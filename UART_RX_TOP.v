==> flow/design.v <==
module Data_sampling 
(
    input  wire [3:0]    Prescale,
    input  wire          RX_IN,
    input  wire          Clk,
    input  wire          Rst,
    input  wire [2:0]    Edge_count,
    output reg           Sampled_bit
);
reg [2:0] regfile ;
reg [1:0] index_counter ;
reg Sampled_bit_reg;
always @(*) 
begin
   if(Edge_count== (Prescale/2)+3'd1) 
    begin
     case (regfile)
       3'b000 : Sampled_bit_reg =1'd0;
       3'b001 : Sampled_bit_reg =1'd0;
       3'b010 : Sampled_bit_reg =1'd0;
       3'b011 : Sampled_bit_reg =1'd1;
       3'b100 : Sampled_bit_reg =1'd0;
       3'b101 : Sampled_bit_reg =1'd1;
       3'b110 : Sampled_bit_reg =1'd1;
       3'b111 : Sampled_bit_reg =1'd1;
       default: Sampled_bit_reg =1'd1;
     endcase
    end
   else
      Sampled_bit_reg =Sampled_bit;
end
always @(posedge Clk or negedge Rst) 
begin
 if(!Rst)
      Sampled_bit <=1'd0;  
 else 
      Sampled_bit <= Sampled_bit_reg;
end
always @(posedge Clk or negedge Rst) 
begin
 if(!Rst)
   regfile <= 3'd0;   
 else if( Edge_count== (Prescale/2)-3'd1 || Edge_count== (Prescale/2) || Edge_count== (Prescale/2) +3'd1 )
   regfile[index_counter] <= RX_IN;
end
always @(posedge Clk or negedge Rst) 
begin
 if(!Rst) 
    index_counter <= 2'd0;
 else if(index_counter == 2'd2)
    index_counter <= 2'd0;
 else if(Edge_count== (Prescale/2)-3'd1 || Edge_count== (Prescale/2) || Edge_count== (Prescale/2) +3'd1 )
    index_counter <= index_counter + 2'd1; 
end
endmodule
module DeSerializer 
#(parameter out_width  =8)
(
    input  wire                         Clk,
    input  wire                         Rst,
    input  wire                         DeSerializer_EN,
    input  wire                         Sampled_bit,
    output reg  [out_width-1:0]         Parallel_data
);
reg [2:0] index;
always @(posedge Clk or negedge Rst) 
begin
    if(!Rst)
        Parallel_data <= 'd0;
    else if(DeSerializer_EN )
        Parallel_data[index] <= Sampled_bit;
end
always @(posedge Clk or negedge Rst) 
begin
 if(!Rst) 
    index <= 3'd0;
 else if(DeSerializer_EN )
  index <= index + 3'd1; 
end
endmodule
module Edge_bit_counter 
(
    input  wire [3:0]  Prescale,
    input  wire        Enable,
    input  wire        Clk,
    input  wire        Rst,
    input  wire        Parity_EN,
    output reg [3:0]   Bit_count,
    output reg [2:0]   Edge_count
);
always @(posedge Clk or negedge Rst) 
begin
    if(!Rst )
    begin
        Edge_count<= 3'd0;
    end
    else if(Edge_count== Prescale-3'd1  || !Enable)
    begin
        Edge_count<= 3'd0;
    end
    else if(Enable & (Edge_count!=Prescale-3'd1))
    begin
        Edge_count<= Edge_count + 3'd1;
    end
end
always @(posedge Clk or negedge Rst) 
begin
    if(!Rst  )
    begin
        Bit_count<= 4'd0;
    end
    else if(!Enable)
    begin
        Bit_count<= 4'd0;
    end
    else if (Parity_EN && (Edge_count== Prescale-3'd1)  && (Bit_count !=4'd11))
    begin
        Bit_count<= Bit_count + 4'd1;
    end
    else if (!Parity_EN && (Edge_count== Prescale-3'd1)   && (Bit_count !=4'd10))
    begin
        Bit_count<= Bit_count + 4'd1;
    end
end
endmodule
module FSM 
(
    input  wire             RX_IN,
    input  wire             Parity_EN,
    input  wire  [3:0]      Bit_count,
    input  wire  [2:0]      Edge_count,
    input  wire             Parity_ERR,
    input  wire             Strt_glitch,
    input  wire             Stp_ERR,
    input  wire             Clk,
    input  wire             Rst,
    output reg              Parity_chk_EN,
    output reg              Strt_chk_EN,
    output reg              Stp_chk_EN,
    output reg              Data_vaild,
    output reg              DeSerializer_EN,
    output reg              Enable
);
   reg [2:0]   current_state;
   reg [2:0]   next_state;
 localparam    idle_state    =3'd0 ,
               start_state   =3'd1 ,
               data_state    =3'd2 , 
               parity_state  =3'd3 ,
               stop_state    =3'd4 ;
 localparam  Edge0 = 3'd0,
             Edge7 = 3'd7,
             Edge1 = 3'd1,
             Edge2 = 3'd2;
 always @(posedge Clk or negedge Rst)
  begin
    if(!Rst)
        current_state <= idle_state;
    else
        current_state <= next_state ;
  end           
always @(*)
 begin
    case (current_state)
      idle_state     : begin
                      if(RX_IN==1'd0 &&Bit_count==4'd0)
                        next_state =start_state ;
                      else
                        next_state =idle_state ;
                       end
      start_state    : begin
                      if(Bit_count==4'd1 && Strt_glitch==1'd0)
                        next_state =data_state ;
                      else if(Bit_count==4'd1 && Strt_glitch==1'd1)
                        next_state =idle_state ;
                      else
                        next_state =start_state ;
                       end
      data_state      : begin
                        if(Bit_count==4'd9 && Parity_EN)
                          next_state =parity_state ;
                        else if(Bit_count==4'd9 && !Parity_EN)
                          next_state =stop_state ;
                        else
                          next_state =data_state ;
                        end
      parity_state    : begin
                        if(Bit_count==4'd10)
                          next_state =stop_state ;
                        else
                          next_state =parity_state ;
                        end
      stop_state     : begin
                      if(((Bit_count==4'd11 && Parity_EN) || (Bit_count==4'd10 && !Parity_EN)) && RX_IN)
                        next_state = idle_state ;
                      else if(((Bit_count==4'd11 && Parity_EN) || (Bit_count==4'd10 && !Parity_EN)) && !RX_IN)
                         next_state = start_state ;
                      else
                        next_state = stop_state ;
                       end
      default         : begin
                        next_state = idle_state ;
                        end
    endcase
end
always @(*)
 begin
    Parity_chk_EN=1'd0;
    Strt_chk_EN=1'd0;
    Stp_chk_EN=1'd0;
    Data_vaild=1'd0;
    DeSerializer_EN=1'd0;
    Enable=1'd1;
    case (current_state)
      idle_state    : begin
                      Enable =1'd0;
                      end
      start_state   : begin
                      if(Edge_count==3'd7)
                        Strt_chk_EN=1'd1;
                      else
                        Strt_chk_EN=1'd0;
                      end
      data_state     : begin
                      if (Edge_count==3'd7)
                        DeSerializer_EN=1'd1;
                      else
                        DeSerializer_EN=1'd0;
                      end
      parity_state   : begin
                      if( Edge_count==3'd0 )
                        Parity_chk_EN=1'd1;
                      else
                        Parity_chk_EN=1'd0;
                       end
      stop_state     : begin
                        case (Edge_count)
                         Edge1 :Parity_chk_EN=1'd1;
                         Edge2 :Parity_chk_EN=1'd1;
                         Edge7 :  begin
                                  Data_vaild =1'd0;
                                  Stp_chk_EN=1'd1;
                                  end
                         Edge0 :  begin
                                  Stp_chk_EN=1'd0;
                                  if(Parity_EN)
                                  begin
                                  if(Stp_ERR && Parity_ERR )
                                    Data_vaild =1'd0;
                                  else if(!Stp_ERR && !Parity_ERR )
                                    Data_vaild =1'd1;  
                                  else
                                    Data_vaild =1'd0;                      
                                  end
                                  else
                                  begin
                                    if(Stp_ERR )
                                    Data_vaild =1'd0;
                                  else if(!Stp_ERR )
                                    Data_vaild =1'd1;  
                                  else
                                    Data_vaild =1'd0;                      
                                  end
                                  end
                        default : begin
                                  Data_vaild =1'd0;
                                  Stp_chk_EN=1'd0;
                                  end 
                        endcase
                      end
    default       : begin
                    Parity_chk_EN=1'd0;
                    Strt_chk_EN=1'd0;
                    Stp_chk_EN=1'd0;
                    Data_vaild=1'd0;
                    DeSerializer_EN=1'd0;
                    Enable=1'd0;
                    end
    endcase
end
endmodule
module Parity_check #(parameter out_width =8)
(
    input  wire                 Sampled_bit,
    input  wire                 Parity_chk_EN,
    input  wire                 Parity_type,
    input  wire                 Clk,
    input  wire                 Rst,
    input  wire [out_width-1:0] Parallel_data,
    output reg                  Parity_ERR
);
localparam     even_parity = 1'd0 ,
               odd_parity  = 1'd1;
reg [out_width-1:0] parallel_data_reg;
reg                 parity_bit_reg;
reg                 parity_bit;
reg                 Parity_ERR_reg;
always @(posedge Clk or negedge Rst) 
begin
    if(!Rst)
        parallel_data_reg <='d0;   
    else if(Parity_chk_EN)
        parallel_data_reg <= Parallel_data;
end
always @(*)
     begin
        if(Parity_chk_EN)
        begin
        case (Parity_type)
            even_parity  : begin
                             parity_bit_reg = ^parallel_data_reg  ;
                            end
            odd_parity   : begin
                            parity_bit_reg =  ~^parallel_data_reg;
                            end
            default: parity_bit_reg =1'd0 ;  
        endcase
        end
        else
            parity_bit_reg = parity_bit;
    end
always @(posedge Clk or negedge Rst) 
begin
if(!Rst)
    parity_bit <= 1'd0;    
else
    parity_bit <= parity_bit_reg;    
end
always @(*)
 begin
    if( Sampled_bit ==parity_bit)
        Parity_ERR_reg = 1'd0 ;    
    else if(Sampled_bit !=parity_bit)
        Parity_ERR_reg = 1'd1  ;
    else
        Parity_ERR_reg = Parity_ERR;
end
always @(posedge Clk or negedge Rst) 
begin
    if(!Rst)
        Parity_ERR <= 1'd0;    
    else if(Parity_chk_EN)
        Parity_ERR <= Parity_ERR_reg ;
end
endmodule
module Stop_check
(
    input  wire Sampled_bit,
    input  wire Stp_chk_EN,
    input  wire Clk,
    input  wire Rst,
    output reg  Stp_ERR
);
reg   Stp_ERR_reg;  
always @(*)
 begin
    if(Stp_chk_EN && (Sampled_bit==1'd1))
        Stp_ERR_reg = 1'd0 ;    
    else if(Stp_chk_EN && (Sampled_bit!=1'd1))
        Stp_ERR_reg = 1'd1  ;
    else
        Stp_ERR_reg = Stp_ERR;
end
always @(posedge Clk or negedge Rst) 
begin
    if(!Rst)
        Stp_ERR <= 1'd0;    
    else
        Stp_ERR <= Stp_ERR_reg ;
end
endmodule
module Strt_check
(
    input  wire Sampled_bit,
    input  wire Strt_chk_EN,
    input  wire Clk,
    input  wire Rst,
    output reg  Strt_glitch
);
always @(posedge Clk or negedge Rst)
 begin
    if(!Rst )
        Strt_glitch <= 1'd0;
    else if(Strt_chk_EN && (Sampled_bit==1'd0))
        Strt_glitch <= 1'd0;
    else if(Strt_chk_EN && (Sampled_bit!=1'd0))
        Strt_glitch <= 1'd1;  
end 
endmodule
module UART_RX_TOP 
#(
 parameter out_width      = 8
)
(
    input  wire                          RX_IN,
    input  wire  [3:0]                   Prescale,
    input  wire                          Parity_EN,
    input  wire                          Parity_type,
    input  wire                          Clk,
    input  wire                          Rst,
    output wire [out_width-1:0]          Parallel_data,
    output wire                          Data_vaild
);
wire        Enable;
wire [2:0]  Edge_count;
wire [3:0]  Bit_count;
wire        Sampled_bit;
wire        DeSerializer_EN;
wire        Parity_ERR;
wire        Parity_chk_EN;
wire        Strt_glitch;
wire        Strt_chk_EN;
wire        Stp_chk_EN;
wire        Stp_ERR;
Data_sampling u_Data_sampling(
    .Prescale    (Prescale    ),
    .RX_IN       (RX_IN       ),
    .Clk         (Clk         ),
    .Rst         (Rst         ),
    .Edge_count  (Edge_count  ),
    .Sampled_bit (Sampled_bit )
);
DeSerializer 
#(
    .out_width      (out_width      )
)
u_DeSerializer(
    .Clk             (Clk             ),
    .Rst             (Rst             ),
    .DeSerializer_EN (DeSerializer_EN ),
    .Sampled_bit     (Sampled_bit     ),
    .Parallel_data   (Parallel_data   )
);
Edge_bit_counter u_Edge_bit_counter(
    .Prescale   (Prescale   ),
    .Enable     (Enable     ),
    .Clk        (Clk        ),
    .Rst        (Rst        ),
    .Parity_EN  (Parity_EN  ),
    .Bit_count  (Bit_count  ),
    .Edge_count (Edge_count )
);
FSM u_FSM(
    .RX_IN           (RX_IN           ),
    .Parity_EN       (Parity_EN       ),
    .Bit_count       (Bit_count       ),
    .Edge_count      (Edge_count      ),
    .Parity_ERR      (Parity_ERR      ),
    .Strt_glitch     (Strt_glitch     ),
    .Stp_ERR         (Stp_ERR         ),
    .Clk             (Clk             ),
    .Rst             (Rst             ),
    .Parity_chk_EN   (Parity_chk_EN   ),
    .Strt_chk_EN     (Strt_chk_EN     ),
    .Stp_chk_EN      (Stp_chk_EN      ),
    .Data_vaild      (Data_vaild      ),
    .DeSerializer_EN (DeSerializer_EN ),
    .Enable          (Enable          )
);
Parity_check 
#(
    .out_width   (out_width   )
)
u_Parity_check(
    .Sampled_bit   (Sampled_bit   ),
    .Parity_chk_EN (Parity_chk_EN ),
    .Parity_type   (Parity_type   ),
    .Clk           (Clk           ),
    .Rst           (Rst           ),
    .Parallel_data (Parallel_data ),
    .Parity_ERR    (Parity_ERR    )
);
Stop_check u_Stop_check
(
    .Sampled_bit (Sampled_bit ),
    .Stp_chk_EN  (Stp_chk_EN ),
    .Clk         (Clk         ),
    .Rst         (Rst         ),
    .Stp_ERR     (Stp_ERR     )
);
Strt_check u_Strt_check
(
    .Sampled_bit (Sampled_bit ),
    .Strt_chk_EN (Strt_chk_EN ),
    .Clk         (Clk         ),
    .Rst         (Rst         ),
    .Strt_glitch (Strt_glitch )
);
endmodule
[Step by step through the tools: UART_RX_TOP]
What the tools print for UART_RX_TOP, step after step.
Line numbers count from 1 in the design file above.
Operators: Yosys type, input widths -> output width; for muxes data width and select width s.
Not given: --
Inputs
  design top: UART_RX_TOP
  clock input: Clk
  library: sky130hd
  corner: tt_025C_1v80

[Elaborated design]
Source: Yosys, flattened and elaborated, memories not mapped. Widths are those after wreduce. Registers that Yosys merges into a memory's read port (data or address) are not register bits. Print and check cells do not count. Equal cells are merged and count once.
Memory sizes are those after Yosys's memory passes, which may raise the word count (mostly to a power of two), join words into wider ones and drop unused or constant bits.
Bit counts
  word width x clocked read ports: 1
  memory bits (read-only): 8
  bits in registers: 38
  memories kept: 1
  bits of input ports: 9
  elaborated cells: 138
Cells by class
  reductions and logical operators: 42
  equal/unequal tests: 22
  bitwise gates (word level): 11
  muxes and demuxes: 37
  shifts and indexed selects: 4
  $add $sub $neg: 9
Memories
  (name not given): depth 8, width 1, rd ports 1, write ports 0, RTL line 17  | case (regfile)
Operators with widths (number)
  $eq 3x32->1: 2
  $mux 3: 8
  $mux 1: 21
  $logic_and 1x1->1: 19
  $pmux 3 s5: 1
  $eq 4x4->1 const B: 3
  $mux 4: 3
  $reduce_bool 2->1: 5
  $eq 3x2->1 const B: 3
  $shift 1x4->8: 1
  $shift 1x4->8 const A: 1
  $ne 4x4->1 const B: 2
  $and 8x8->8: 1
  $or 8x8->8: 1
  $not 8->8: 1
  $reduce_xnor 8->1: 1
  $reduce_xor 8->1: 1
  $logic_not 1->1: 6
  $add 3x1->3 const B: 2
  $eq 3x1->1 const B: 2
  $eq 3x3->1 const B: 2
  $logic_not 3->1: 2
  $logic_or 1x1->1: 4
  $not 1->1: 4
  $add 3x1->4 const B: 1
  $sub 3x1->4 const B: 1
  $eq 3x4->1: 1
  $ne 3x4->1: 1
Other operator kinds: 23; their cells: 25.

[Logic depth]
Yosys ltp: most cells in a row. Word level: on the elaborated netlist, between registers, memories and ports. Mapped: between sequential cells and ports; inverters and the memories' decode and read muxes count.
Depth
  depth after elaboration: 7
  ABC_AREA: 0
  mapped depth: 8

[Synthesis result]
The flow's flattened synthesis, as Yosys stat reports it; memories are mapped. The netlist is that of the ABC_AREA named above (0 if unset); the other value can give another one.
Cell types
  sky130_fd_sc_hd__dfrtp_1: number 40, total area 1000.96 sq um
  sky130_fd_sc_hd__ha_1: number 21, total area 262.752 sq um
  sky130_fd_sc_hd__mux2_2: number 14, total area 157.651 sq um
  sky130_fd_sc_hd__xnor2_1: number 18, total area 157.651 sq um
  sky130_fd_sc_hd__nand2_1: number 25, total area 93.84 sq um
  sky130_fd_sc_hd__inv_1: number 14, total area 52.55 sq um
  sky130_fd_sc_hd__o21ai_0: number 8, total area 40.038 sq um
  sky130_fd_sc_hd__a22o_1: number 4, total area 35.034 sq um
  sky130_fd_sc_hd__xor2_1: number 4, total area 35.034 sq um
  sky130_fd_sc_hd__nor2_1: number 9, total area 33.782 sq um
  sky130_fd_sc_hd__nand3_1: number 6, total area 30.029 sq um
  sky130_fd_sc_hd__dfstp_2: number 1, total area 26.275 sq um
  sky130_fd_sc_hd__nand4b_1: number 3, total area 26.275 sq um
  sky130_fd_sc_hd__and2_1: number 4, total area 25.024 sq um
  sky130_fd_sc_hd__nand2b_1: number 4, total area 25.024 sq um
  sky130_fd_sc_hd__nor2b_1: number 4, total area 25.024 sq um
  sky130_fd_sc_hd__mux2_1: number 2, total area 22.522 sq um
  sky130_fd_sc_hd__o211ai_4: number 1, total area 21.27 sq um
Not listed: further types 26, cells in them 37.
Mapped netlist
  sequential part of the area: 1027.2 sq um
  flip-flop cells: 41
  buffers: 4
  cell count: 219
  chip area (Yosys): 2343.5 sq um
By module: a second synthesis without flattening, with its own total; a netlist apart from the flattened one above.
Unflattened totals
  cells (unflattened synthesis): 226
  area total of the unflattened synthesis: 2439.8 sq um
Each row is one instance without its submodules.
Modules
  DeSerializer #(out_width=8): cells 57, times used 1, area 579.3 sq um
  Data_sampling: cells 47, times used 1, area 496.7 sq um
  Parity_check #(out_width=8): cells 30, times used 1, area 471.7 sq um
  Edge_bit_counter: cells 45, times used 1, area 450.4 sq um
  FSM: cells 42, times used 1, area 362.8 sq um
  Strt_check: cells 2, times used 1, area 40.0 sq um
  Stop_check: cells 3, times used 1, area 38.8 sq um
  UART_RX_TOP: cells 0, times used 1, area 0.0 sq um

[Worst setup path after synthesis]
OpenSTA on the mapped netlist: ideal clock, no wires. The path of least setup slack (recovery checks aside). Input and output delay are each 20% of the period. Register names are those of the netlist, which keeps one name where synthesis merged equal registers.
Timing post-synthesis
  path kind: input port to flip-flop
  start point: input port Prescale[1]
  end point: register u_Data_sampling.index_counter[0]
  path buffers: 0
  required time: 2.193 ns
  path slack: 0.318 ns
  stages: 8
  path delay: 1.537 ns
  arrival time: 1.874 ns
  clock period: 2.32 ns
  launch time at the first pin: 0.464 ns
  synthesis period reached: 2.002 ns
"path delay" = arrival - input delay + setup time.
"stages" counts driving pins, that of a launching flip-flop among them; a cell with two outputs on the path counts twice.
"synthesis period reached" is the clock period less the worst setup slack; recovery checks do not enter. This is arithmetic on one report: input and output delays are still those of the set period (20% each).
Between the ends stands the longest chain of elaborated cells between them, by number of cells; it is not shown to be the way that was timed. Of several equally long chains one is given.
Each line given opens the expression or statement behind the cell; cells for indexed reads and writes are added by Yosys, which also makes memories of some case tables.
At most two assigning lines are given for a register; there are more.
Between the ends, post-synthesis
  path through: sky130_fd_sc_hd__inv_1 sky130_fd_sc_hd__ha_1 sky130_fd_sc_hd__xnor2_1 sky130_fd_sc_hd__nor2_1 sky130_fd_sc_hd__a32oi_1 sky130_fd_sc_hd__o211ai_4 sky130_fd_sc_hd__nor2_4 sky130_fd_sc_hd__mux2_1
  length of the longest elaborated chain: 6
Ends and longest elaborated chain, post-synthesis
  start: declaration: RTL line 396  | input  wire  [3:0]                   Prescale,
  $sub 3x1->4: RTL line 52  | else if(Edge_count== (Prescale/2)-3'd1 || Edge_count== (Prescale/2) || Edge_count== (Prescale/2) +3'd1 )
  $eq 3x32->1: RTL line 52
  $logic_or 1x1->1 (2 in a row): RTL line 52
  $mux 2: RTL line 52
  $mux 2: RTL line 50  | else if(index_counter == 2'd2)
  end: assignment: RTL line 49  | index_counter <= 2'd0;
  end: assignment: RTL line 53  | index_counter <= index_counter + 2'd1;
  end: declaration: RTL line 11  | reg [1:0] index_counter ;

[Timing after layout]
From the final timing report of job 1: the path of least setup slack in the routed layout; clock arrival at registers is part of the times.
Timing post-layout
  path kind: input port to flip-flop
  start point: input port Prescale[1]
  end point: register u_Data_sampling.index_counter[0]
  required time: 2.98 ns
  arrival time: 2.67 ns
  path slack: 0.31 ns
  path buffers: 1
  clock period: 2.74 ns
  stages: 9
  launch time at the first pin: 0.55 ns
Between the ends stands the longest chain of elaborated cells between them, by number of cells; it is not shown to be the way that was timed. Of several equally long chains one is given.
At most two assigning lines are given for a register; there are more.
Between the ends, post-layout
  path through: sky130_fd_sc_hd__clkdlybuf4s50_1 sky130_fd_sc_hd__inv_1 sky130_fd_sc_hd__ha_1 sky130_fd_sc_hd__xnor2_1 sky130_fd_sc_hd__nor2_1 sky130_fd_sc_hd__a32oi_1 sky130_fd_sc_hd__o211ai_4 sky130_fd_sc_hd__nor2_4 sky130_fd_sc_hd__mux2_1
  length of the longest elaborated chain: 6
Ends and longest elaborated chain, post-layout
  start: declaration: RTL line 396  | input  wire  [3:0]                   Prescale,
  $sub 3x1->4: RTL line 52  | else if(Edge_count== (Prescale/2)-3'd1 || Edge_count== (Prescale/2) || Edge_count== (Prescale/2) +3'd1 )
  $eq 3x32->1: RTL line 52
  $logic_or 1x1->1 (2 in a row): RTL line 52
  $mux 2: RTL line 52
  $mux 2: RTL line 50  | else if(index_counter == 2'd2)
  end: assignment: RTL line 49  | index_counter <= 2'd0;
  end: assignment: RTL line 53  | index_counter <= index_counter + 2'd1;
  end: declaration: RTL line 11  | reg [1:0] index_counter ;

Design UART_RX_TOP on sky130hd. What follows are 2 stored runs of the flow, each under its own settings; their order means nothing. The constraints put input and output delay at 20% of the set period each and load the outputs with 0.01 pF.
"worst setup path time (ns)": the worst setup path's part of the clock period (all of it between registers, 20% less for each end at a port) less its slack. A launch clock that arrives late makes it longer, a capture clock that arrives late makes it shorter.

Flow files of job 1
==> flow/run.sh <==
#!/bin/bash
# the make line also repeats the synthesis and layout settings of config.mk as NAME=value (left out here)
make -C /OpenROAD-flow-scripts/flow DESIGN_CONFIG=/design/flow/config.mk WORK_HOME=/design/flow/orfs CLKGATE_MAP_FILE= finish
==> flow/config.mk <==
export PLATFORM = sky130hd
export DESIGN_NAME = UART_RX_TOP
export DESIGN_NICKNAME = UART_RX_TOP
export VERILOG_FILES = /design/flow/design.v
export SDC_FILE = /design/flow/constraint.sdc
export NUM_CORES = 4
export LEC_CHECK = 0
export CAP_MARGIN = 20
export CELL_PAD_IN_SITES_DETAIL_PLACEMENT = 0
export CELL_PAD_IN_SITES_GLOBAL_PLACEMENT = 0
export CORE_MARGIN = 2
export CORE_UTILIZATION = 66
export CTS_CLUSTER_SIZE = 36
export GPL_ROUTABILITY_DRIVEN = 0
export GPL_TIMING_DRIVEN = 1
export MAX_ROUTING_LAYER = met5
export PLACE_DENSITY_LB_ADDON = 0.24
export SLEW_MARGIN = 20
export TNS_END_PERCENT = 70
==> flow/constraint.sdc <==
create_clock -name core_clock -period 2.74 [get_ports {Clk}]
set_input_delay 0.5480 -clock core_clock [delete_from_list [all_inputs] [get_ports {Clk}]]
set_output_delay 0.5480 -clock core_clock [all_outputs]
set_load 0.01 [all_outputs]

report of job 1
yosys chip area after synthesis (um^2): 2343.5
finish__design__die__area: 4043.7
finish__design__instance__utilization: 0.7954
finish__timing__setup__ws: 0.305
finish__timing__setup__tns: 0.000
worst setup path time (ns): 1.89
worst setup path kind: input port to flip-flop

Flow files of job 2
==> flow/run.sh <==
#!/bin/bash
# the make line also repeats the synthesis and layout settings of config.mk as NAME=value (left out here)
make -C /OpenROAD-flow-scripts/flow DESIGN_CONFIG=/design/flow/config.mk WORK_HOME=/design/flow/orfs CLKGATE_MAP_FILE= finish
==> flow/config.mk <==
export PLATFORM = sky130hd
export DESIGN_NAME = UART_RX_TOP
export DESIGN_NICKNAME = UART_RX_TOP
export VERILOG_FILES = /design/flow/design.v
export SDC_FILE = /design/flow/constraint.sdc
export NUM_CORES = 4
export LEC_CHECK = 0
export ABC_AREA = 0
export CAP_MARGIN = 10
export CORE_MARGIN = 2
export CORE_UTILIZATION = 64
export CTS_CLUSTER_DIAMETER = 210
export GPL_TIMING_DRIVEN = 0
export MIN_ROUTING_LAYER = met1
export PLACE_DENSITY_LB_ADDON = 0.12
export SETUP_SLACK_MARGIN = 0.31
export SLEW_MARGIN = 20
export TNS_END_PERCENT = 65
==> flow/constraint.sdc <==
create_clock -name core_clock -period 2.01 [get_ports {Clk}]
set_input_delay 0.4020 -clock core_clock [delete_from_list [all_inputs] [get_ports {Clk}]]
set_output_delay 0.4020 -clock core_clock [all_outputs]
set_load 0.01 [all_outputs]

report of job 2
yosys chip area after synthesis (um^2): 2343.5
finish__design__die__area: 4161.5
finish__design__instance__utilization: 0.9198
finish__timing__setup__ws: 0.082
finish__timing__setup__tns: 0.000
worst setup path time (ns): 1.53
worst setup path kind: flip-flop to output port
